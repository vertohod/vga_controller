==> flow/design.v <==
module video_controller (
	input wire clk25M,  
	input wire [3:0]rgb_data,
	output reg vint,
	output wire is_visible_array,
	output reg vga_hsync,
	output reg vga_vsync,
	output reg [2:0]vga_rgb
);
localparam hsync_pulse = 10'd95;
localparam hsync_end = 10'd799;
localparam hsync_act_begin = 10'd143;
localparam hsync_act_end = 10'd783;
localparam vsync_pulse = 10'd1;
localparam vsync_end = 10'd524;
localparam vsync_act_begin = 10'd34;
localparam vsync_act_end = 10'd514;
reg [9:0]hcount = 10'd0;
reg [9:0]vcount = 10'd0;
wire hcount_rst;
wire vcount_rst;
assign hcount_rst = (hcount == hsync_end);
assign vcount_rst = (vcount == vsync_end);
wire hact;
wire vact;
assign hact = ((hcount >= hsync_act_begin) && (hcount < hsync_act_end));
assign vact = ((vcount >= vsync_act_begin) && (vcount < vsync_act_end));
assign is_visible_array = hact && vact;
always @(posedge clk25M) begin
	if (hcount_rst) begin
		hcount <= 10'd0;
		vcount <= vcount + 10'd1;
	end else hcount <= hcount + 10'd1;
	if (vcount_rst) begin
		vcount <= 10'd0;
		vint <= 1'b1;
	end else vint <= 1'b0;
	if (hcount < hsync_pulse) vga_hsync <= 1'b0;
	else vga_hsync <= 1'b1;
	if (vcount < vsync_pulse) vga_vsync <= 1'b0;
	else vga_vsync <= 1'b1;
	if (is_visible_array) begin
		vga_rgb <= rgb_data[2:0];
	end else begin
		vga_rgb <= 3'b000;
	end
end
endmodule
# == Step by step through the tools: video_controller ==
# What the tools print for video_controller, step after step.
# Line numbers count from 1 in the design file above.
# Operators carry their Yosys type and port widths (W data, S select, Z words).
# Library cell names are shortened.
# A cell with - has no value.
# inputs
top_module,video_controller
clock_port,clk25M
library,sky130hd
corner,tt_025C_1v80

# == After elaboration ==
# Source: Yosys, flattened and elaborated, memories not mapped. Widths are those after wreduce; folded enables and synchronous resets count as part of the registers. Registers that Yosys merges into a memory's read port (data or address) are not register bits. Print and check cells do not count. Equal cells are merged and count once.
# bits
ff_bits,26
mem_bits_rw,0
input_bits,5
clocked_rd_ports_x_width,0
rom_bits,0
memories,0
elab_cells,22
latchBits,0
# op_classes
div_mod_pow,0
n_logic,0
addsub,2
shifts,0
mux,3
reduce_and_logical,3
n_eq,2
mul,0
n_cmp,6
# op_table
op,n
$add A10 B1 Y10 const B,2
$lt A10 B10 Y1 const B,2
$eq A10 B10 Y1 const B,2
$lt A10 B1 Y1 const B,1
$ge A10 B6 Y1 const B,1
$lt A10 B7 Y1 const B,1
$ge A10 B8 Y1 const B,1
$logic_and A1 B1 Y1,3
$mux W1,3

# == Longest topological paths ==
# Longest topological path by Yosys (ltp), each cell counted once; first at word level (registers and memories cut), then after technology mapping (sequential cells cut; the memories' decode and read muxes count).
# depth
word_depth,3
abc_area,1
ltp_mapped,9
ltp_nobuf,9

# == Synthesis result ==
# Source: synth_stat.txt of the flow (Yosys; design flattened, memories mapped). It holds for the ABC_AREA given above (unset counts as 0); a run with the other value may have another netlist.
# Totals and module areas in this step are rounded.
# mapped
cell_count,187
ff_cells,26
synth_area_mm2,0.0014
seqArea_mm2,0.00052
# by_type
cell,n,area_total_um2
dfxtp_1,26,520.499
inv_1,36,135.13
nor2_1,33,123.869
nand2_1,32,120.115
xor2_1,9,78.826
ha_1,5,62.56
nand3_1,10,50.048
nand4_1,8,50.048
nor2_8,2,40.038
a21oi_1,5,25.024
o21ai_0,5,25.024
nor3_1,4,20.019
nand2_2,3,18.768
nand4_2,1,12.512
nor2_2,2,12.512
buf_6,1,11.261
nand2_4,1,11.261
nand3_2,1,10.01
# Other cell types: 3; their cells: 3.

# == Timing after synthesis ==
# Source: OpenSTA report_checks on the synthesized netlist (no wires, ideal clock, input and output delay 20% of the period each), path of least setup slack; recovery checks are left aside. Register names are those of the netlist, which keeps one name where synthesis merged equal registers.
# synth_path
kind,flip-flop to output port
from,register hcount[0]
to,output is_visible_array
out_delay_ps,360
slack_ps,319
clock_period_ps,1800
t_arrival_ps,1121
driving_pins,9
n_path_buf,0
required_ps,1440
delay_ps,1121
period_less_setup_slack_ps,1481
# "delay_ps" = arrival - input delay + setup time.
# A path that ends at an output port has no setup time.
# "driving_pins" counts driving pins, that of a launching flip-flop among them; a cell with two outputs on the path counts twice.
# "period_less_setup_slack_ps" is the clock period less the worst setup slack; recovery checks do not enter. This is arithmetic on one report: input and output delays are still those of the set period (20% each).
# Between the ends stands the longest chain of elaborated cells between them, by number of cells; it is not shown to be the way that was timed. Of several equally long chains one is given.
# Each line given opens the expression or statement behind the cell; cells for indexed reads and writes are added by Yosys, which also makes memories of some case tables.
# synth_between
path_cell_list,dfxtp_1 > ha_1 > nand2_2 > nor2_8 > nor2_1 > nor2_1 > nor2_1 > nand2_1 > inv_1
elab_chain_len,3
# synth_rtl
element,line,rtl
"start, declared",18,reg [9:0]hcount = 10'd0;
"start, assigned",31,hcount <= 10'd0;
"start, assigned",33,end else hcount <= hcount + 10'd1;
$ge A10 B8 Y1,26,assign hact = ((hcount >= hsync_act_begin) && (hcount < hsync_act_end));
$logic_and A1 B1 Y1,26,
$logic_and A1 B1 Y1,28,assign is_visible_array = hact && vact;
"end, declared",5,"output wire is_visible_array,"

# == Timing after layout ==
# From the final timing report of record 1: the path of least setup slack in the routed layout; clock arrival at registers is part of the times.
# The path's times are printed in steps of 10 ps; the period is the one set.
# layout_path
kind,flip-flop to output port
from,register hcount[0]
to,output is_visible_array
t_arrival_ps,1460
out_delay_ps,310
clock_period_ps,1530
driving_pins,10
slack_ps,-240
n_path_buf,1
required_ps,1220
# Between the ends stands the longest chain of elaborated cells between them, by number of cells; it is not shown to be the way that was timed. Of several equally long chains one is given.
# layout_between
path_cell_list,dfxtp_2 > ha_4 > nand2_4 > nor2_8 > nor2_2 > nor2_1 > nor2_1 > nand2_1 > inv_2 > buf_6
elab_chain_len,3
# layout_rtl
element,line,rtl
"start, declared",18,reg [9:0]hcount = 10'd0;
"start, assigned",31,hcount <= 10'd0;
"start, assigned",33,end else hcount <= hcount + 10'd1;
$ge A10 B8 Y1,26,assign hact = ((hcount >= hsync_act_begin) && (hcount < hsync_act_end));
$logic_and A1 B1 Y1,26,
$logic_and A1 B1 Y1,28,assign is_visible_array = hact && vact;
"end, declared",5,"output wire is_visible_array,"

# Measured results for video_controller: 2 stored runs of the Yosys and OpenROAD flow on sky130hd. The settings differ; the order carries no meaning. The constraints put input and output delay at 20% of the set period each and load the outputs with 0.01 pF.
# "timing.achieved_period_ps" = clock period - worst setup slack. The figure is calculated, with input and output delays left at 20% of the set period.
# "worstPathTime_ps" means the part of the period allowed to the worst setup path (the constraints hold back 20% at inputs and 20% at outputs) less its slack; where the path has registers, the arrival times of their clocks count too.
# By "design_power_mw" is meant OpenSTA's value without simulated activity: inputs other than the clock are taken to toggle once in ten clock periods, and the tool carries that through the logic.
# "worstPathTime_ps" is known to 10 ps.
# The results are shown rounded.
# Settings: -- = not set for that run.
run,period_ns,CORE_UTILIZATION,SETUP_SLACK_MARGIN,PLACE_DENSITY_LB_ADDON,CORE_MARGIN,CELL_PAD_IN_SITES_DETAIL_PLACEMENT,ABC_AREA,CTS_CLUSTER_SIZE,MIN_ROUTING_LAYER,CAP_MARGIN,SLEW_MARGIN,PLACE_DENSITY,CELL_PAD_IN_SITES_GLOBAL_PLACEMENT,yosys.chip_area_mm2,util_pct,worstPathTime_ps,critical_path_kind,timing.setup.ws_ps,timing.setup.tns_ps,timing.achieved_period_ps,die_mm2,design_power_mw,hold_worst_slack_ps,finalCellArea_mm2
record 1,1.53,52,0.34,0.26,8,0,1,93,met1,20,20,--,--,0.0014,81,1460,flip-flop to output port,-240,-240,1769,0.0045,0.99,500,0.002
record 2,3.27,36,--,--,2,2,--,--,met2,20,10,0.92,2,0.0012,43,2390,flip-flop to output port,220,0,3046,0.0038,0.47,470,0.0013
